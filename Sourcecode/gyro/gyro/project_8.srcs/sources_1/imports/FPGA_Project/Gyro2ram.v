==> flow/design.v <==
`timescale 1ns / 1ps
module Gyro2ram(
    input clk,
    input rst_n,
    input [15:0]Temp_Data,
    input [15:0]Gyro_Data_X,
    input [15:0]Gyro_Data_Y,
    input [15:0]Gyro_Data_Z,
    input [15:0]Mag_Data_X,
    input [15:0]Mag_Data_Y,
    input [15:0]Mag_Data_Z,
    output reg [7:0] addr,
    input [7:0]data_in,
    output reg [7:0] data_out,
    output reg wen
    );
    reg [7:0] mem [0:15];
    integer i;
    always @(*)
    begin
        wen <= 1;
    end
    always @(*)
    begin
        data_out <= mem[addr];
    end
    always @(posedge clk,negedge rst_n)
    begin
        if (!rst_n)
        begin
            addr <= 0;
        end
        else
        begin
            if (addr < 15)
                addr <= addr + 1;
            else
                addr <= 0;
        end
    end
    always @(posedge clk,negedge rst_n)
    begin
        if (!rst_n)
        begin
            for (i=0;i<=15;i=i+1)
                mem[i] <= 8'd0;
        end
        else
        begin
            if (addr >= 15)
            begin
                mem[0] <= Temp_Data[7:0];
                mem[1] <= Temp_Data[15:8];
                mem[2] <= Gyro_Data_X[7:0];
                mem[3] <= Gyro_Data_X[15:8];
                mem[4] <= Gyro_Data_Y[7:0];
                mem[5] <= Gyro_Data_Y[15:8];
                mem[6] <= Gyro_Data_Z[7:0];
                mem[7] <= Gyro_Data_Z[15:8];
                mem[8] <= Mag_Data_X[7:0];
                mem[9] <= Mag_Data_X[15:8];
                mem[10] <= Mag_Data_Y[7:0];
                mem[11] <= Mag_Data_Y[15:8];
                mem[12] <= Mag_Data_Z[7:0];
                mem[13] <= Mag_Data_Z[15:8];
                mem[14] <= 8'h00;
                mem[15] <= 8'h00;
            end
        end
    end
endmodule
=== Tool chain data of Gyro2ram ===
The steps from the RTL of Gyro2ram to its reports follow in flow order.
Lines are those of the file above, counted from 1.
Cell names lack the library's common part.
The mark n/a stands for no value.

* Top: Gyro2ram
* Clock: clk
* Standard-cell library: sky130hd
* Library corner: tt_025C_1v80

=== Word level ===
Source: Yosys, flattened and elaborated. Widths are those after wreduce; folded enables and synchronous resets count as part of the registers. Registers that Yosys merges into a memory's read port (data or address) are not register bits. Print and check cells do not count. Equal cells are merged and count once.

* Flip-flop bits (word level): 120
* Input port bits: 122
* Cells after elaboration: 37
* Output and inout port bits: 17

* Order comparisons: 2
* Reduce/logical cells: 2
* Add/subtract/negate cells: 1
* Equality and inequality tests: 15
* Mux-type cells: 2

{| class="wikitable"
|+ Operator list
! cell !! number
|-
| 8-bit parallel mux with 15-bit select || 1
|-
| 4-bit equality test (second input constant) || 8
|-
| 4-bit by 3-bit equality test with 1-bit output (second input constant) || 4
|-
| 4-bit by 2-bit equality test with 1-bit output (second input constant) || 2
|-
| 8-bit by 1-bit adder with 8-bit output (second input constant) || 1
|-
| 8-bit by 4-bit greater-or-equal comparator with 1-bit output (second input constant) || 1
|-
| 8-bit by 4-bit less-than comparator with 1-bit output (second input constant) || 1
|-
| 8-bit two-way mux || 1
|-
| 4-bit by 1-bit equality test with 1-bit output (second input constant) || 1
|-
| 4-bit zero test || 1
|-
| 2-bit OR reduction || 1
|}

=== Logic depth ===
Depth = most cells in a row (Yosys ltp): at word level without a register or memory, in the mapped netlist without a sequential cell, where the memories' decode and read muxes count.

* Depth in word-level cells: 3
* ABC_AREA: 1
* Gate-level depth with buffers: 10
* Mapped depth without buffers: 8

=== After synthesis ===
Source: synth_stat.txt of the flow (Yosys; design flattened, memories mapped). It holds for the ABC_AREA given above (unset counts as 0); a run with the other value may have another netlist.

* Buffer cells: 31
* Sequential area: 3002.9 sq um
* Cells in the netlist: 568
* Synthesis area: 5856.9 sq um
* Flip-flop cells: 120

{| class="wikitable"
|+ Cells by type
! cell !! number !! area in all (sq um)
|-
| dfrtp_1 || 120 || 3002.88
|-
| mux2_4 || 48 || 720.691
|-
| mux2_2 || 40 || 450.432
|-
| nand2_1 || 100 || 375.36
|-
| nand3_1 || 43 || 215.206
|-
| inv_1 || 54 || 202.694
|-
| nand4_1 || 32 || 200.192
|-
| nor2_1 || 50 || 187.68
|-
| o21ai_0 || 33 || 165.158
|-
| buf_6 || 8 || 90.086
|-
| buf_2 || 16 || 80.077
|-
| ha_1 || 4 || 50.048
|-
| nand3_2 || 2 || 20.019
|-
| buf_4 || 2 || 15.014
|-
| nor2_2 || 2 || 12.512
|-
| buf_1 || 3 || 11.261
|-
| xnor2_1 || 1 || 8.758
|-
| xor2_1 || 1 || 8.758
|}

Not listed: further types 6, cells in them 9.

=== Timing after synthesis ===
Path of least setup slack by OpenSTA after synthesis, without wires, with an ideal clock, recovery checks aside; 20% of the period is set as input and as output delay. Where synthesis merged equal registers, the netlist keeps one of their names.

* Path kind: register to output
* Start point: register addr[0]
* End point: output data_out[0]
* Setup slack: 183 ps
* Clock period: 2190 ps
* Time at the first pin: 0 ps
* Output delay: 438 ps
* Driving pins on the path: 6
* Path delay: 1569 ps
* Data arrival time: 1569 ps
* Synthesis period reached: 2007 ps

"path delay" is the arrival time less input delay plus setup time.
A path that ends at an output port has no setup time.
"driving pins on the path" counts driving pins, that of a launching flip-flop among them; a cell with two outputs on the path counts twice.
"synthesis period reached" is the clock period less the worst setup slack; recovery checks do not enter. This is arithmetic on one report: input and output delays are still those of the set period (20% each).
Between the ends stands the longest chain of elaborated cells between them, by number of cells; it is not shown to be the way that was timed. Of several equally long chains one is given.
Each line given opens the expression or statement behind the cell; cells for indexed reads and writes are added by Yosys, which also makes memories of some case tables.
At most two assigning lines are given for a register; there are more.

* Cell sequence: dfrtp_1 -> ha_1 -> buf_1 -> o22ai_1 -> nand3_1 -> nand3_1
* Cells in the longest elaborated chain: 3
* Elaborated cells between the ends (all ways): 18
* RTL lines with such cells: 1
* Those cells by class: eq/ne: 15; mux: 1; reduce/logical: 2

{| class="wikitable"
|+ RTL lines, path after synthesis
! what !! line !! source
|-
| from (decl) || 12 || <nowiki>output reg [7:0] addr,</nowiki>
|-
| from (assign) || 31 || <nowiki>addr <= 0;</nowiki>
|-
| from (assign) || 36 || <nowiki>addr <= addr + 1;</nowiki>
|-
| 4-bit equality test || 25 || <nowiki>data_out <= mem[addr];</nowiki>
|-
| 2-bit OR reduction || n/a ||
|-
| 8-bit parallel mux with 15-bit select || 25 ||
|-
| to (decl) || 14 || <nowiki>output reg [7:0] data_out,</nowiki>
|}

=== Timing after layout ===
From the final timing report of run 2: the path of least setup slack in the routed layout; clock arrival at registers is part of the times.
The path's times are printed in steps of 10 ps; the period is the one set.

* Path kind: register to output
* Start point: register addr[1]
* End point: output data_out[4]
* Setup slack: 730 ps
* Clock period: 3480 ps
* Driving pins on the path: 13
* Output delay: 700 ps
* Data arrival time: 2050 ps
* Time at the first pin: 410 ps

Between the ends stands the longest chain of elaborated cells between them, by number of cells; it is not shown to be the way that was timed. Of several equally long chains one is given.
At most two assigning lines are given for a register; there are more.

* Cell sequence: dfrtp_2 -> buf_6 -> inv_6 -> ha_4 -> inv_4 -> nor2_4 -> buf_6 -> buf_6 -> nand2_4 -> nand3_4 -> nor2_4 -> nand3_2 -> buf_6
* Cells in the longest elaborated chain: 3
* Elaborated cells between the ends (all ways): 18
* RTL lines with such cells: 1
* Those cells by class: eq/ne: 15; mux: 1; reduce/logical: 2

{| class="wikitable"
|+ RTL lines, path post-layout
! what !! line !! source
|-
| from (decl) || 12 || <nowiki>output reg [7:0] addr,</nowiki>
|-
| from (assign) || 31 || <nowiki>addr <= 0;</nowiki>
|-
| from (assign) || 36 || <nowiki>addr <= addr + 1;</nowiki>
|-
| 4-bit equality test || 25 || <nowiki>data_out <= mem[addr];</nowiki>
|-
| 2-bit OR reduction || n/a ||
|-
| 8-bit parallel mux with 15-bit select || 25 ||
|-
| to (decl) || 14 || <nowiki>output reg [7:0] data_out,</nowiki>
|}

## Implementation results

Module Gyro2ram, platform sky130hd: 2 stored runs of the flow (Yosys, OpenROAD) with differing settings, in no particular order. Input and output delays are each 20% of the period that was set; the output load is 0.01 pF.

=== Run 1 ===
{| class="wikitable"
! Setting !! Value
|-
| period_ns || 2.41
|-
| CORE_UTILIZATION || 67
|-
| SETUP_SLACK_MARGIN || 0.23
|-
| PLACE_DENSITY || 0.46
|-
| CORE_ASPECT_RATIO || 0.88
|-
| CORE_MARGIN || 9
|-
| TNS_END_PERCENT || 50
|-
| ABC_AREA || 0
|-
| SLEW_MARGIN || 10
|-
| MIN_ROUTING_LAYER || met2
|-
| CAP_MARGIN || 20
|}
Unfinished; error DPL-0038 in clock tree synthesis.

=== Run 2 ===
{| class="wikitable"
! Setting !! Value
|-
| period_ns || 3.48
|-
| CORE_UTILIZATION || 32
|-
| SETUP_SLACK_MARGIN || 0.76
|-
| PLACE_DENSITY || 0.94
|-
| HOLD_SLACK_MARGIN || 0.27
|-
| TNS_END_PERCENT || 25
|-
| ABC_AREA || 1
|-
| CTS_CLUSTER_DIAMETER || 40
|-
| CAP_MARGIN || 5
|-
| MIN_ROUTING_LAYER || met1
|-
| CORE_MARGIN || 2
|-
| SLEW_MARGIN || 20
|-
! Result !! Value
|-
| Final utilization || 0.475
|-
| Total negative slack || 0 ps
|-
| Area of the synthesized netlist || 5856.9 sq um
|-
| Worst setup slack after layout || 734 ps
|-
| Area of the die || 19400.3 sq um
|}
