==> flow/design.v <==
`timescale 1ns / 1ps
module qspi_slave
#(
parameter   data_width    =   8               ,
parameter   addr_width    =   32              ,
parameter   dummy         =   4 
)
(
input                                  I_qspi_clk          , 
input                                  I_qspi_cs           ,
inout                                  IO_qspi_io0         , 
inout                                  IO_qspi_io1         , 
inout                                  IO_qspi_io2         , 
inout                                  IO_qspi_io3         , 
output        [addr_width-1:0]         o_addr              ,
output        [data_width-1:0]         o_data              ,
input         [data_width-1:0]         i_data              ,
output                                 o_valid             
);
localparam   INS_QWrite_Quad   =   8'b00110010  ;  
localparam   INS_FRead_Quad    =   8'b01101011  ;  
reg         [addr_width-1:0]         R_o_addr           ;
reg         [data_width-1:0]         R_o_data           ;
reg                                  R_o_valid          ;  
assign o_addr  = R_o_addr;
assign o_data  = {R_o_data[7:4],IO_qspi_io3,IO_qspi_io2,IO_qspi_io1,IO_qspi_io0};
assign o_valid = R_o_valid;
reg         R_qspi_io0          ;
reg         R_qspi_io1          ;
reg         R_qspi_io2          ;
reg         R_qspi_io3          ;          
reg         R_qspi_io0_out_en   ;
reg         R_qspi_io1_out_en   ;
reg         R_qspi_io2_out_en   ;
reg         R_qspi_io3_out_en   ;
assign IO_qspi_io0     =   R_qspi_io0_out_en ? R_qspi_io0 :1'bz;                
assign IO_qspi_io1     =   R_qspi_io1_out_en ? R_qspi_io1 :1'bz;                
assign IO_qspi_io2     =   R_qspi_io2_out_en ? R_qspi_io2 :1'bz ;                
assign IO_qspi_io3     =   R_qspi_io3_out_en ? R_qspi_io3 :1'bz ;
reg     [7:0]   count;
always @(posedge I_qspi_clk or posedge I_qspi_cs)
begin
    if (I_qspi_cs) begin
        count <= 0;
    end
    else 
    begin
        count <= count + 1;
    end
end
reg [7:0] R_INS;
always @(posedge I_qspi_clk or posedge I_qspi_cs)
begin
    if (I_qspi_cs) begin
        R_INS <= 0;
    end
    else 
    begin
        if (count < 8) 
        begin
            R_INS[7-count] <= IO_qspi_io0;
        end
    end
end
always @(posedge I_qspi_clk or posedge I_qspi_cs)
begin
    if (I_qspi_cs) begin
        R_qspi_io0_out_en <= 0;
        R_qspi_io1_out_en <= 0;
        R_qspi_io2_out_en <= 0;
        R_qspi_io3_out_en <= 0;
    end
    else 
    begin
        if ((R_INS == INS_FRead_Quad )&&(count >= 19 ))
        begin
        R_qspi_io0_out_en <= 1;
        R_qspi_io1_out_en <= 1;
        R_qspi_io2_out_en <= 1;
        R_qspi_io3_out_en <= 1;
        end
        else
        begin
        R_qspi_io0_out_en <= 0;
        R_qspi_io1_out_en <= 0;
        R_qspi_io2_out_en <= 0;
        R_qspi_io3_out_en <= 0;
        end
    end
end
reg [addr_width-1:0] addr;
always @(posedge I_qspi_clk or posedge I_qspi_cs)
begin
    if (I_qspi_cs) 
        addr <= 0;
    else 
    begin 
        if ((count >= 8 )&&(count <= 15 ))
        begin
            addr[31:28] <= addr[27:24];
            addr[27:24] <= addr[24:20];
            addr[23:20] <= addr[19:16];
            addr[19:16] <= addr[15:12];
            addr[15:12] <= addr[11:8];
            addr[11:8]  <= addr[7:4];
            addr[7:4]   <= addr[3:0];
            addr[3:0]   <= {IO_qspi_io3,IO_qspi_io2,IO_qspi_io1,IO_qspi_io0};
        end
    end
end
reg addr_add;
always @(posedge I_qspi_clk or posedge I_qspi_cs)
begin
    if (I_qspi_cs) 
        addr_add <= 0;
    else 
    begin 
        if ((R_INS == INS_FRead_Quad )&&(count >= 17 ))
            addr_add <= !addr_add;
        else if ((R_INS == INS_QWrite_Quad )&&(count >= 20 ))
            addr_add <= !addr_add;
        else
            addr_add <= 0;
    end
end
always @(posedge I_qspi_clk or posedge I_qspi_cs)
begin
    if (I_qspi_cs) 
        R_o_addr <= 0;
    else 
    begin 
        if (count == 15 )
            R_o_addr <= {addr[27:0],IO_qspi_io3,IO_qspi_io2,IO_qspi_io1,IO_qspi_io0};
        else if ((count >= 18 )&&(addr_add))
            R_o_addr <= R_o_addr + 1;
    end
end
reg Write_HL;  
always @(posedge I_qspi_clk or posedge I_qspi_cs)
begin
    if (I_qspi_cs) 
        Write_HL <= 0;
    else 
    begin 
        if ((R_INS == INS_QWrite_Quad )&&(count >= 20 ))
            Write_HL <= !Write_HL;
        else
            Write_HL <= 0;
    end
end
always @(negedge I_qspi_clk or posedge I_qspi_cs)
begin
    if (I_qspi_cs ) 
        R_o_valid <= 0;
    else 
    begin 
        if ((R_INS == INS_QWrite_Quad )&&(count >= 21 ))
            R_o_valid <= !R_o_valid;
        else
            R_o_valid <= 0; 
    end
end
always @(posedge I_qspi_clk or posedge I_qspi_cs)
begin
    if (I_qspi_cs) 
        R_o_data[7:0] <= 0;
    else 
    begin 
        if ((R_INS == INS_QWrite_Quad )&&(count >= 20 ))
        begin
            if (Write_HL)
                R_o_data[3:0] <= {IO_qspi_io3,IO_qspi_io2,IO_qspi_io1,IO_qspi_io0} ;
            else
                R_o_data[7:4] <= {IO_qspi_io3,IO_qspi_io2,IO_qspi_io1,IO_qspi_io0} ;
        end
        else
            R_o_data[7:0] <= 0;
    end
end
reg Read_HL;  
always @(posedge I_qspi_clk or posedge I_qspi_cs)
begin
    if (I_qspi_cs) 
    begin
        Read_HL <= 0;
    end
    else 
    begin 
        if ((R_INS == INS_FRead_Quad )&&(count >= 19 ))
            Read_HL <= !Read_HL;
        else
            Read_HL <= 0;
    end
end
always @(posedge I_qspi_clk or posedge I_qspi_cs)
begin
    if (I_qspi_cs) 
    begin
        R_qspi_io0 <= 0;
        R_qspi_io1 <= 0;
        R_qspi_io2 <= 0;
        R_qspi_io3 <= 0;
    end
    else 
    begin 
        if ((R_INS == INS_FRead_Quad )&&(count >= 19 ))
            if (Read_HL)
            begin
                R_qspi_io0 <= i_data[0];
                R_qspi_io1 <= i_data[1];
                R_qspi_io2 <= i_data[2];
                R_qspi_io3 <= i_data[3];
            end
            else
            begin
                R_qspi_io0 <= i_data[4];
                R_qspi_io1 <= i_data[5];
                R_qspi_io2 <= i_data[6];
                R_qspi_io3 <= i_data[7];
            end
        else
        begin
            R_qspi_io0 <= 0;
            R_qspi_io1 <= 0;
            R_qspi_io2 <= 0;
            R_qspi_io3 <= 0;
        end
    end
end
endmodule
# --- Reports on qspi_slave ---
# The steps from the RTL of qspi_slave to its reports follow in flow order.
# Line numbers count from 1 in the design file above.
# Cell names lack the library's common part.
setup:
  design: "qspi_slave"
  clock_port: "I_qspi_clk"
  lib: "sky130hd"
  lib_corner: "tt_025C_1v80"

# --- Word level ---
# Yosys after proc, flatten, opt, wreduce and memory -nomap, before mapping. Memory bits, and registers merged into a memory's read port (data or address), are not among the register bits. Print and check cells are not counted. Equal cells are merged and count once.
classes:
  muxes: 22
  reduce_and_logical: 11
  n_eq: 4
  logic: 3
  cmp: 8
  add_sub_neg: 4
  shifts: 2
ops:
  columns: ["cell", "count"]
  rows:
  - ["2-to-1 mux 32 bit", 2]
  - ["greater-or-equal comparator 8 x 5 -> 1 bit with constant B", 5]
  - ["variable shift 1 x 33 -> 8 bit", 1]
  - ["variable shift 1 x 33 -> 8 bit with constant A", 1]
  - ["negator 32 -> 33 bit", 1]
  - ["adder 32 x 1 -> 32 bit with constant B", 1]
  - ["2-to-1 mux 1 bit", 18]
  - ["subtractor 3 x 8 -> 9 bit with constant A", 1]
  - ["adder 8 x 1 -> 8 bit with constant B", 1]
  - ["greater-or-equal comparator 8 x 4 -> 1 bit with constant B", 1]
  - ["less-or-equal comparator 8 x 4 -> 1 bit with constant B", 1]
  - ["< comparator 8 x 4 -> 1 bit with constant B", 1]
  - ["== test 8 x 4 -> 1 bit with constant B", 1]
  - ["== test 8 x 6 -> 1 bit with constant B", 1]
  - ["== test 8 x 7 -> 1 bit with constant B", 1]
  - ["AND 8 bit", 1]
  - ["bitwise OR 8 bit", 1]
  - ["inverter 8 bit", 1]
  - ["2-to-1 mux 4 bit", 2]
  - ["logical AND 1 bit", 6]
  - ["zero test 1 bit", 4]
  - ["!= test 2 bit with constant B", 1]
  - ["nonzero test 2 bit", 1]
word_totals:
  in_bits: 10
  word_cells: 74
  regBits: 89

# --- Depth ---
# Longest topological path by Yosys (ltp), each cell counted once; first at word level (registers and memories cut), then after technology mapping (sequential cells cut; the memories' decode and read muxes count).
depth:
  word_depth: 6
  ABC_AREA: 0
  depth_mapped: 15

# --- Netlist ---
# Yosys stat after the flow's synthesis: flattened, memories mapped to cells. It holds for the ABC_AREA given above (unset counts as 0); a run with the other value may have another netlist.
mapped:
  seqArea_um2: 2202.1
  flip_flops: 88
  n_buf: 26
  yosys_area_um2: 4916.0
  cells: 462
by_type:
  columns: ["cell", "count"]
  rows:
  - ["dfrtp_1", 87]
  - ["ha_1", 18]
  - ["mux2_1", 20]
  - ["mux2_2", 16]
  - ["nand2_1", 40]
  - ["nand3_1", 25]
  - ["mux2i_1", 9]
  - ["nand4_1", 14]
  - ["xnor2_1", 10]
  - ["nor2_1", 23]
  - ["a221o_1", 8]
  - ["inv_1", 19]
  - ["nor3_1", 14]
  - ["or4_1", 8]
  - ["nor4_1", 8]
  - ["nor4bb_1", 5]
  - ["buf_2", 9]
  - ["buf_4", 6]
# Other cell types: 51; their cells: 123.

## Implementation results

Top module qspi_slave; platform sky130hd; tools Yosys and OpenROAD; 2 stored runs in no particular order. Input and output delays are each 20% of the period that was set; the output load is 0.01 pF.
"power.total_mw": no workload was simulated; the value follows from the tool's default switching activity.

--- run 1 ---
==> flow/run.sh <==
#!/bin/bash
# the make line also repeats the synthesis and layout settings of config.mk as NAME=value (left out here)
make -C /OpenROAD-flow-scripts/flow DESIGN_CONFIG=/design/flow/config.mk WORK_HOME=/design/flow/orfs CLKGATE_MAP_FILE= finish
==> flow/config.mk <==
export PLATFORM = sky130hd
export DESIGN_NAME = qspi_slave
export DESIGN_NICKNAME = qspi_slave
export VERILOG_FILES = /design/flow/design.v
export SDC_FILE = /design/flow/constraint.sdc
export NUM_CORES = 4
export LEC_CHECK = 0
export CAP_MARGIN = 20
export CORE_MARGIN = 2
export CORE_UTILIZATION = 40
export SLEW_MARGIN = 20
==> flow/constraint.sdc <==
create_clock -name core_clock -period 7.75 [get_ports {I_qspi_clk}]
set_input_delay 1.5500 -clock core_clock [delete_from_list [all_inputs] [get_ports {I_qspi_clk}]]
set_output_delay 1.5500 -clock core_clock [all_outputs]
set_load 0.01 [all_outputs]

==> results, as YAML <==
results:
  ys_area_um2: 4916.0
  power.total_mw: 1.069
  tns_setup_ns: 0.000
  final_util_pct: 48.0
  final_setup_ws_ns: 1.001
  dieArea_um2: 13192.8

--- run 2 ---
==> flow/run.sh <==
#!/bin/bash
# the make line also repeats the synthesis and layout settings of config.mk as NAME=value (left out here)
make -C /OpenROAD-flow-scripts/flow DESIGN_CONFIG=/design/flow/config.mk WORK_HOME=/design/flow/orfs CLKGATE_MAP_FILE= finish
==> flow/config.mk <==
export PLATFORM = sky130hd
export DESIGN_NAME = qspi_slave
export DESIGN_NICKNAME = qspi_slave
export VERILOG_FILES = /design/flow/design.v
export SDC_FILE = /design/flow/constraint.sdc
export NUM_CORES = 4
export LEC_CHECK = 0
export CAP_MARGIN = 20
export CELL_PAD_IN_SITES_DETAIL_PLACEMENT = 2
export CELL_PAD_IN_SITES_GLOBAL_PLACEMENT = 2
export CORE_MARGIN = 2
export CORE_UTILIZATION = 29
export CTS_CLUSTER_DIAMETER = 312
export CTS_CLUSTER_SIZE = 98
export MIN_ROUTING_LAYER = met2
export PLACE_DENSITY_LB_ADDON = 0.04
export SLEW_MARGIN = 20
==> flow/constraint.sdc <==
create_clock -name core_clock -period 3.89 [get_ports {I_qspi_clk}]
set_input_delay 0.7780 -clock core_clock [delete_from_list [all_inputs] [get_ports {I_qspi_clk}]]
set_output_delay 0.7780 -clock core_clock [all_outputs]
set_load 0.01 [all_outputs]

==> results, as YAML <==
results:
  ys_area_um2: 4916.0
  power.total_mw: 2.295
  tns_setup_ns: 0.000
  final_util_pct: 36.5
  final_setup_ws_ns: 0.138
  dieArea_um2: 18009.6
