==> flow/design.v <==
`timescale 1ns / 1ps
module Driver_IIC(
    input clk, 
    input Rst,
    input   [7:0]Addr,
    input   [15:0]Reg_Addr,
    input   [7:0]Data,
    input   IIC_Write,
    input   IIC_Read,
    output  reg[7:0]IIC_Read_Data=0,
    output  IIC_Busy,
    input Reg_2Addr,         
    output  IIC_SCL,
    input   IIC_SDA_In,
    output reg SDA_Dir=0,    
    output reg SDA_Out=0     
    );
    parameter  SCL_SUM = 13'd1000;
    reg  [13:0]     scl_cnt=0;
    always @ (posedge clk or negedge Rst)
    begin
        if(Rst == 1'b0)
            scl_cnt <= 13'd0;
        else if(scl_cnt < (SCL_SUM - 1))
            scl_cnt <= scl_cnt + 1;
        else
            scl_cnt <= 13'd0;
    end 
    assign  IIC_SCL = Rst&(scl_cnt <= (SCL_SUM >> 1)-1);                    
    wire    scl_hs = (scl_cnt == 13'd0);                                   
    wire    scl_hc = (scl_cnt == ((SCL_SUM >> 1)-(SCL_SUM >> 2))-1);       
    wire    scl_ls = (scl_cnt == (SCL_SUM >> 1)-1);                        
    wire    scl_lc = (scl_cnt == ((SCL_SUM >> 1)+(SCL_SUM >> 2))-1);       
    reg     iicwr_req=0;                                             
    reg     iicrd_req=0;                                             
    reg     [2:0]   bcnt=0;
    wire    [7:0]   slave_addr_w = Addr;                             
    wire    [7:0]   slave_addr_r = Addr|8'h01;                       
    wire    [7:0]   reg_addr = Reg_Addr[7:0];                        
    wire    [7:0]   reg_H_addr=Reg_Addr[15:8];                       
    wire    [7:0]   iic_wrdb = Data;                                 
    wire            iic_wr_en = IIC_Write;                           
    wire            iic_rd_en = IIC_Read;                            
    reg     iic_wr_en_r0,iic_wr_en_r1;
    reg     iic_rd_en_r0,iic_rd_en_r1;
    reg [7:0]read_data=0;
    always @  (posedge clk or negedge Rst)
    begin
        if(Rst == 1'b0)
        begin
            iic_wr_en_r0 <= 1'b0;
            iic_wr_en_r1 <= 1'b0;
        end 
        else
        begin
            iic_wr_en_r0 <= iic_wr_en;
            iic_wr_en_r1 <= iic_wr_en_r0;
        end 
    end 
    wire    iic_wr_en_pos = (~iic_wr_en_r1 && iic_wr_en_r0);     
    always @  (posedge clk or negedge Rst)
    begin
        if(Rst == 1'b0)
        begin
            iic_rd_en_r0 <= 1'b0;
            iic_rd_en_r1 <= 1'b0;
        end 
        else
        begin
            iic_rd_en_r0 <= iic_rd_en;
            iic_rd_en_r1 <= iic_rd_en_r0;
        end 
    end 
    wire    iic_rd_en_pos = (~iic_rd_en_r1 && iic_rd_en_r0);     
    parameter       IDLE      = 5'd0, 
                    START0      = 5'd1,
                    WRSADDR0    = 5'd2,
                    ACK0        = 5'd3,
                    WRRADDR     = 5'd4,
                    ACK1        = 5'd5,
                    WRDATA      = 5'd6,
                    ACK2        = 5'd7,
                    STOP        = 5'd8,
                    START1      = 5'd9,
                    WRSADDR1    = 5'd10,
                    ACK3        = 5'd11,
                    RDDATA      = 5'd12,
                    NOACK       = 5'd13,
                    WRRADDR_H   = 5'd14,
                    ACK4        = 5'd15;
    reg [4:0]   c_state;
    reg [4:0]   n_state;
    always @ (posedge clk or negedge Rst)
    begin
        if(Rst == 1'b0)
            c_state <= IDLE;
        else
            c_state <= n_state;
    end 
    always @ (*)
    begin
        case(c_state)
            IDLE:        
            begin
                if(((iicwr_req == 1'b1)||(iicrd_req == 1'b1))&&(scl_hc == 1'b1))
                    n_state = START0;
                else
                    n_state = IDLE;
            end 
            START0:      
            begin
                if(scl_lc == 1'b1)
                    n_state = WRSADDR0;
                else
                    n_state = START0;
            end 
            WRSADDR0:    
            begin
                if((scl_lc == 1'b1)&&(bcnt == 3'd0))
                    n_state = ACK0;
                else
                    n_state = WRSADDR0;
            end 
            ACK0:        
            begin
                if(scl_lc == 1'b1)
                    begin
                        if(Reg_2Addr)
                            n_state=WRRADDR_H;
                        else
                            n_state = WRRADDR;
                    end
                else
                    n_state = ACK0;
            end 
            WRRADDR_H:     
                begin
                    if((scl_lc == 1'b1)&&(bcnt == 3'd0))
                        n_state = ACK4;
                    else
                        n_state = WRRADDR_H;
                end 
            ACK4:        
                begin
                    if(scl_lc == 1'b1)
                    begin
                        if(iicwr_req == 1'b1)
                            n_state = WRRADDR;
                        else if(iicrd_req == 1'b1)
                            n_state = START1;
                        else
                            n_state = IDLE;
                    end 
                    else
                        n_state = ACK4;
                end
            WRRADDR:     
            begin
                if((scl_lc == 1'b1)&&(bcnt == 3'd0))
                    n_state = ACK1;
                else
                    n_state = WRRADDR;
            end 
            ACK1:        
            begin
                if(scl_lc == 1'b1)
                begin
                    if(iicwr_req == 1'b1)
                        n_state = WRDATA;
                    else if(iicrd_req == 1'b1)
                        n_state = START1;
                    else
                        n_state = IDLE;
                end 
                else
                    n_state = ACK1;
            end 
            WRDATA:
            begin
                if((scl_lc == 1'b1)&&(bcnt == 3'd0))
                    n_state = ACK2;
                else
                    n_state = WRDATA;
            end 
            ACK2:    
            begin
                if(scl_lc == 1'b1)
                    n_state = STOP;
                else
                    n_state = ACK2;
            end 
            START1:
            begin
                if(scl_lc == 1'b1)
                    n_state = WRSADDR1;
                else
                    n_state = START1;
            end 
            WRSADDR1:
            begin
                if((scl_lc == 1'b1)&&(bcnt == 3'd0))
                    n_state = ACK3;
                else
                    n_state = WRSADDR1;
            end 
            ACK3:    
            begin
                if(scl_lc == 1'b1)
                    n_state = RDDATA;
                else
                    n_state = ACK3;
            end 
            RDDATA:
            begin
                if((scl_lc == 1'b1)&&(bcnt == 3'd0))
                    n_state = NOACK;
                else
                    n_state = RDDATA;
            end
            NOACK:  
            begin
                if(scl_lc == 1'b1)
                    n_state = STOP;
                else
                    n_state = NOACK;
            end 
            STOP:
            begin   
                if(scl_lc == 1'b1)
                    n_state = IDLE;
                else
                    n_state = STOP;
            end 
            default:  n_state = IDLE;  
        endcase 
    end 
    always @ (posedge clk or negedge Rst)
    begin
        if(Rst == 1'b0)
            bcnt <= 3'd0;
        else
        begin
            case (n_state)
                WRSADDR0,WRRADDR,WRRADDR_H,WRDATA,WRSADDR1:
                begin
                    if(scl_lc == 1'b1)
                        bcnt <= bcnt + 1;    
                end 
                RDDATA:
                begin
                    if(scl_hc)
                        bcnt <= bcnt + 1;
                end
                default: bcnt <= 3'd0;
            endcase 
        end 
    end 
    always @ (posedge clk or negedge Rst)
    begin
        if(Rst == 1'b0)
        begin
            SDA_Dir <= 1'b1;
            SDA_Out <= 1'b1;
        end 
        else
        begin
            case (n_state)
                IDLE:
                begin
                    SDA_Dir <= 1'b1;
                    SDA_Out <= 1'b1;
                end 
                NOACK:
                begin
                    SDA_Dir <= 1'b1;
                    SDA_Out <= 1'b0;
                end
                START0:
                begin
                    SDA_Dir <= 1'b1;
                    SDA_Out <= 1'b0;           
                end 
                START1:
                begin
                    SDA_Dir <= 1'b1;
                    if(scl_lc == 1'b1)
                        SDA_Out <= 1'b1;
                    else if(scl_hc == 1'b1)
                        SDA_Out <= 1'b0;
                end 
                WRSADDR0:
                begin
                    SDA_Dir <= 1'b1;
                    if(scl_lc == 1'b1)
                        SDA_Out <= slave_addr_w[7-bcnt];
                end 
                WRSADDR1:
                begin
                    SDA_Dir <= 1'b1;
                    if(scl_lc == 1'b1)
                        SDA_Out <= slave_addr_r[7-bcnt];
                end 
                ACK0,ACK1,ACK2,ACK3,ACK4:  SDA_Dir <= 1'b0;       
                WRRADDR_H:
                begin
                    SDA_Dir <= 1'b1;
                    if(scl_lc == 1'b1)
                        SDA_Out <= reg_H_addr[7-bcnt];
                end
                WRRADDR:
                begin
                    SDA_Dir <= 1'b1;
                    if(scl_lc == 1'b1)
                        SDA_Out <= reg_addr[7-bcnt];
                end 
                WRDATA:
                begin
                    SDA_Dir <= 1'b1;
                    if(scl_lc == 1'b1)
                        SDA_Out <= iic_wrdb[7-bcnt];
                end 
                RDDATA:
                begin
                    SDA_Dir <= 1'b0;
                    if(scl_hc&&!SDA_Dir)
                        IIC_Read_Data[7-bcnt] <= IIC_SDA_In;
                end 
                STOP:
                begin
                    SDA_Dir <= 1'b1;
                    if(scl_lc == 1'b1)
                        SDA_Out <= 1'b0;
                    else if(scl_hc == 1'b1)
                        SDA_Out <= 1'b1;
                end 
            endcase 
        end 
    end 
    wire iic_ack = (c_state == STOP) && scl_hc;  
    always @ (posedge clk or negedge Rst)
    begin
        if(Rst == 1'b0)
            iicwr_req <= 1'b0;
        else
        begin
            if(iic_wr_en_pos == 1'b1)
                iicwr_req <= 1'b1;
            else if(iic_ack == 1'b1)             
                iicwr_req <= 1'b0;    
        end 
    end 
    always @ (posedge clk or negedge Rst)
    begin
        if(Rst == 1'b0)
            iicrd_req <= 1'b0;
        else
        begin
            if(iic_rd_en_pos == 1'b1)
                iicrd_req <= 1'b1;
            else if(iic_ack == 1'b1)             
                iicrd_req <= 1'b0;    
        end 
    end 
    assign  IIC_Busy = (c_state==STOP)&&!scl_lc;
endmodule
## Tool chain data of Driver_IIC

The steps from the RTL of Driver_IIC to its reports follow in flow order.
Line numbers count from 1 in the design file above.
Operators: Yosys type, input widths -> output width; for muxes data width and select width s.
Not given: n/a

| design | value |
|---|---|
| top | Driver_IIC |
| clock input | clk |
| library | sky130hd |
| corner | tt_025C_1v80 |

## Word level

Counts by Yosys on the flattened word-level netlist (proc, flatten, opt, wreduce; memories kept). Register bits leave out memories and registers merged into their read ports (data or address). Print and check cells are left out.

| operators by class | value |
|---|---|
| shifts and indexed selects | 7 |
| bitwise operators | 6 |
| $lt $le $gt $ge | 2 |
| reduce/logical cells | 24 |
| muxes and demuxes | 39 |
| $add $sub $neg | 4 |
| equality and inequality tests | 41 |

Operators with widths:

| operator | number |
|---|---|
| $shiftx 8x32->1 | 5 |
| $eq 5x4->1 const B | 16 |
| $pmux 5 s16 | 1 |
| $eq 5x3->1 const B | 8 |
| $shift 1x33->8 | 1 |
| $shift 1x33->8 const A | 1 |
| $neg 32->33 | 1 |
| $mux 4 | 7 |
| $eq 5x2->1 const B | 4 |
| $mux 1 | 19 |
| $add 14x1->14 const B | 1 |
| $lt 14x10->1 const B | 1 |
| $eq 14x10->1 const B | 1 |
| $eq 14x8->1 const B | 1 |
| $le 14x9->1 const B | 1 |
| $ne 2x2->1 const B | 7 |
| $mux 14 | 1 |
| $mux 3 | 4 |
| $reduce_or 10->1 | 1 |
| $eq 5x1->1 const B | 2 |
| $logic_not 5->1 | 2 |
| $mux 5 | 2 |
| $reduce_bool 9->1 | 1 |
| $pmux 1 s9 | 1 |
| $and 8x8->8 | 1 |
| $or 8x8->8 | 1 |
| $not 8->8 | 1 |
| $reduce_and 8->1 | 1 |

Other operator kinds: 18; their cells: 30.

| word-level totals | value |
|---|---|
| input port bits | 38 |
| register bits after elaboration | 38 |
| output and inout port bits | 12 |
| elaborated cells | 135 |

## Longest topological paths

Yosys ltp: most cells in a row. Word level: on the elaborated netlist, between registers, memories and ports. Mapped: between sequential cells and ports; inverters and the memories' decode and read muxes count.

| logic depth | value |
|---|---|
| word-level depth | 8 |
| ABC_AREA | 0 |
| depth in mapped cells | 13 |
| depth with buffers taken out | 10 |

## Synthesis result

Yosys stat after the flow's synthesis: flattened, memories mapped to cells. It holds for the ABC_AREA given above (unset counts as 0); a run with the other value may have another netlist.

Cell types:

| cell | number | area in all (um2) |
|---|---|---|
| sky130_fd_sc_hd__dfrtp_1 | 38 | 950.912 |
| sky130_fd_sc_hd__edfxtp_1 | 8 | 240.23 |
| sky130_fd_sc_hd__nand2_1 | 39 | 146.39 |
| sky130_fd_sc_hd__mux2i_1 | 14 | 140.134 |
| sky130_fd_sc_hd__nand3_1 | 23 | 115.11 |
| sky130_fd_sc_hd__ha_1 | 9 | 112.608 |
| sky130_fd_sc_hd__nor2_1 | 26 | 97.594 |
| sky130_fd_sc_hd__dfstp_2 | 3 | 78.826 |
| sky130_fd_sc_hd__o21ai_0 | 14 | 70.067 |
| sky130_fd_sc_hd__a32o_1 | 6 | 60.058 |
| sky130_fd_sc_hd__nor4_1 | 9 | 56.304 |
| sky130_fd_sc_hd__a22o_1 | 5 | 43.792 |
| sky130_fd_sc_hd__a21oi_1 | 8 | 40.038 |
| sky130_fd_sc_hd__a221oi_1 | 4 | 35.034 |
| sky130_fd_sc_hd__xor2_1 | 4 | 35.034 |
| sky130_fd_sc_hd__clkbuf_1 | 9 | 33.782 |
| sky130_fd_sc_hd__inv_1 | 9 | 33.782 |
| sky130_fd_sc_hd__and3_1 | 5 | 31.28 |

Not listed: further types 44, cells in them 68.

| synthesis totals | value |
|---|---|
| sequential area | 1270.0 um2 |
| buffers | 14 |
| mapped area | 2850.2 um2 |
| mapped cells | 301 |
| mapped flip-flops | 49 |

## Timing after synthesis

OpenSTA on the mapped netlist: ideal clock, no wires. The path of least setup slack (recovery checks aside). Input and output delay are each 20% of the period. Register names are those of the netlist, which keeps one name where synthesis merged equal registers.

| timing path post-synthesis | value |
|---|---|
| path kind | reg-to-reg |
| start point | reg bcnt[0] |
| end point | reg SDA_Out |
| setup time | 91 ps |
| delay of the path | 3127 ps |
| buffers on the path | 2 |
| data arrival time | 3036 ps |
| clock period | 2910 ps |
| stages | 13 |
| launch time at the first pin | 0 ps |
| slack | -217 ps |
| data required time | 2819 ps |
| synthesis period reached | 3127 ps |

"delay of the path" is the arrival time less input delay plus setup time.
"stages" counts driving pins, that of a launching flip-flop among them; a cell with two outputs on the path counts twice.
"synthesis period reached" is the clock period less the worst setup slack; recovery checks do not enter. This is arithmetic on one report: input and output delays are still those of the set period (20% each).
The rows between start and end are the longest chain of elaborated cells between them; the timing report does not say that the signal goes this way. Where chains are equally long, one stands for them.
A line is the first line of the expression or statement that the cell stems from. Yosys adds cells for indexed reads and writes and turns some case tables into memories.
A register here has more assigning lines than the two given.

| between the ends, post-synthesis | value |
|---|---|
| path through | sky130_fd_sc_hd__dfrtp_1 > sky130_fd_sc_hd__clkbuf_1 > sky130_fd_sc_hd__clkinv_1 > sky130_fd_sc_hd__ha_1 > sky130_fd_sc_hd__nor2b_1 > sky130_fd_sc_hd__clkbuf_1 > sky130_fd_sc_hd__a21bo_2 > sky130_fd_sc_hd__and3_1 > sky130_fd_sc_hd__o22ai_1 > sky130_fd_sc_hd__nor4_1 > sky130_fd_sc_hd__a2111oi_0 > sky130_fd_sc_hd__or4_1 > sky130_fd_sc_hd__o31ai_1 |
| length of the longest elaborated chain | 8 |
| elaborated cells on any way between the ends | 41 |
| those cells by class | 1 x add/sub; 16 x eq/ne; 5 x shift; 13 x mux; 6 x reduce/logical |

Ends and longest elaborated chain, post-synthesis:

| what | line | source |
|---|---|---|
| start, declared | 36 | `reg     [2:0]   bcnt=0;` |
| start, assigned | 247 | `bcnt <= bcnt + 1;` |
| start, assigned | 252 | `bcnt <= bcnt + 1;` |
| $logic_not 3->1 | 215 | `if((scl_lc == 1'b1)&&(bcnt == 3'd0))` |
| $logic_and 1x1->1 | 215 |  |
| $mux 1 | 215 |  |
| $pmux 5 s16 | 102 | `case(c_state)` |
| $eq 5x1->1 | 267 | `case (n_state)` |
| $reduce_or 2->1 | n/a |  |
| $reduce_bool 9->1 | n/a |  |
| $reduce_and 8->1 | n/a |  |
| end, assigned | 295 | `SDA_Out <= slave_addr_w[7-bcnt];` |
| end, assigned | 301 | `SDA_Out <= slave_addr_r[7-bcnt];` |
| end, declared | 16 | `output reg SDA_Out=0` |

## Path in the finished layout

Path of least setup slack in the final report of flow run 1 (OpenROAD, finished layout, wires in). Where an end is a register, its clock arrival counts in the times.
The path's times are printed in steps of 10 ps; the period is the one set.

| timing path after layout | value |
|---|---|
| path kind | reg-to-output |
| start point | reg scl_cnt[10] |
| end point | out IIC_Busy |
| data required time | 4490 ps |
| buffers on the path | 1 |
| launch time at the first pin | 310 ps |
| external output delay | 1120 ps |
| clock period | 5610 ps |
| slack | 1820 ps |
| data arrival time | 2670 ps |
| stages | 5 |

The rows between start and end are the longest chain of elaborated cells between them; the timing report does not say that the signal goes this way. Where chains are equally long, one stands for them.
A register here has more assigning lines than the two given.

| between the ends, after layout | value |
|---|---|
| path through | sky130_fd_sc_hd__dfrtp_1 > sky130_fd_sc_hd__or4_4 > sky130_fd_sc_hd__or4_4 > sky130_fd_sc_hd__and2_1 > sky130_fd_sc_hd__clkdlybuf4s50_1 |
| length of the longest elaborated chain | 3 |
| elaborated cells on any way between the ends | 3 |
| source lines of those cells | 2 |
| those cells by class | 1 x eq/ne; 2 x reduce/logical |

Ends and longest elaborated chain, after layout:

| what | line | source |
|---|---|---|
| start, declared | 19 | `reg  [13:0]     scl_cnt=0;` |
| start, assigned | 23 | `scl_cnt <= 13'd0;` |
| start, assigned | 25 | `scl_cnt <= scl_cnt + 1;` |
| $eq 14x10->1 | 33 | `wire    scl_lc = (scl_cnt == ((SCL_SUM >> 1)+(SCL_SUM >> 2))-1);` |
| $logic_not 1->1 | 364 | `assign  IIC_Busy = (c_state==STOP)&&!scl_lc;` |
| $logic_and 1x1->1 | 364 |  |
| end, declared | 11 | `output  IIC_Busy,` |

Record of 2 stored runs of the RTL-to-layout flow on Driver_IIC, platform sky130hd. The runs are unordered. Constraints: input delay and output delay 20% of the set period each, output load 0.01 pF.
"period achieved" is the run's clock period less its worst setup slack. It is reckoned from that one timing run; input and output delays stay at 20% of the period that was set.
"time on the worst setup path" = time allowed to the worst setup path (clock period - input delay - output delay, where it has them) - its slack; a late launch clock adds to it, a late capture clock takes from it.
"time on the worst setup path" is known to 10 ps.
Settings: n/a = not set for that run.

| stored run | period_ns | CORE_UTILIZATION | SETUP_SLACK_MARGIN | PLACE_DENSITY_LB_ADDON | CELL_PAD_IN_SITES_DETAIL_PLACEMENT | GPL_TIMING_DRIVEN | CTS_CLUSTER_SIZE | CTS_CLUSTER_DIAMETER | CAP_MARGIN | MAX_ROUTING_LAYER | CORE_MARGIN | SLEW_MARGIN | CORE_ASPECT_RATIO | period achieved (ps) | area of the die (um2) | final utilization | std-cell area (final layout) (um2) | time on the worst setup path (ps) | critical path kind | area of the synthesized netlist (um2) | final setup TNS (ps) | setup slack of the worst path (ps) |
|---|---|---|---|---|---|---|---|---|---|---|---|---|---|---|---|---|---|---|---|---|---|---|
| flow run 1 | 5.61 | 39 | 0.21 | 0.25 | 1 | 1 | 25 | 64 | 25 | met4 | 2 | 20 | n/a | 3791 | 8008.5 | 0.49 | 3515.9 | 2670 | reg-to-output | 2850.2 | 0 | 1819 |
| flow run 2 | 2.33 | 28 | n/a | n/a | n/a | 1 | n/a | n/a | 10 | met5 | 2 | 40 | 0.77 | 3031 | 11009.8 | 0.445 | 4438.0 | 3030 | reg-to-reg | 2850.2 | -7348 | -701 |
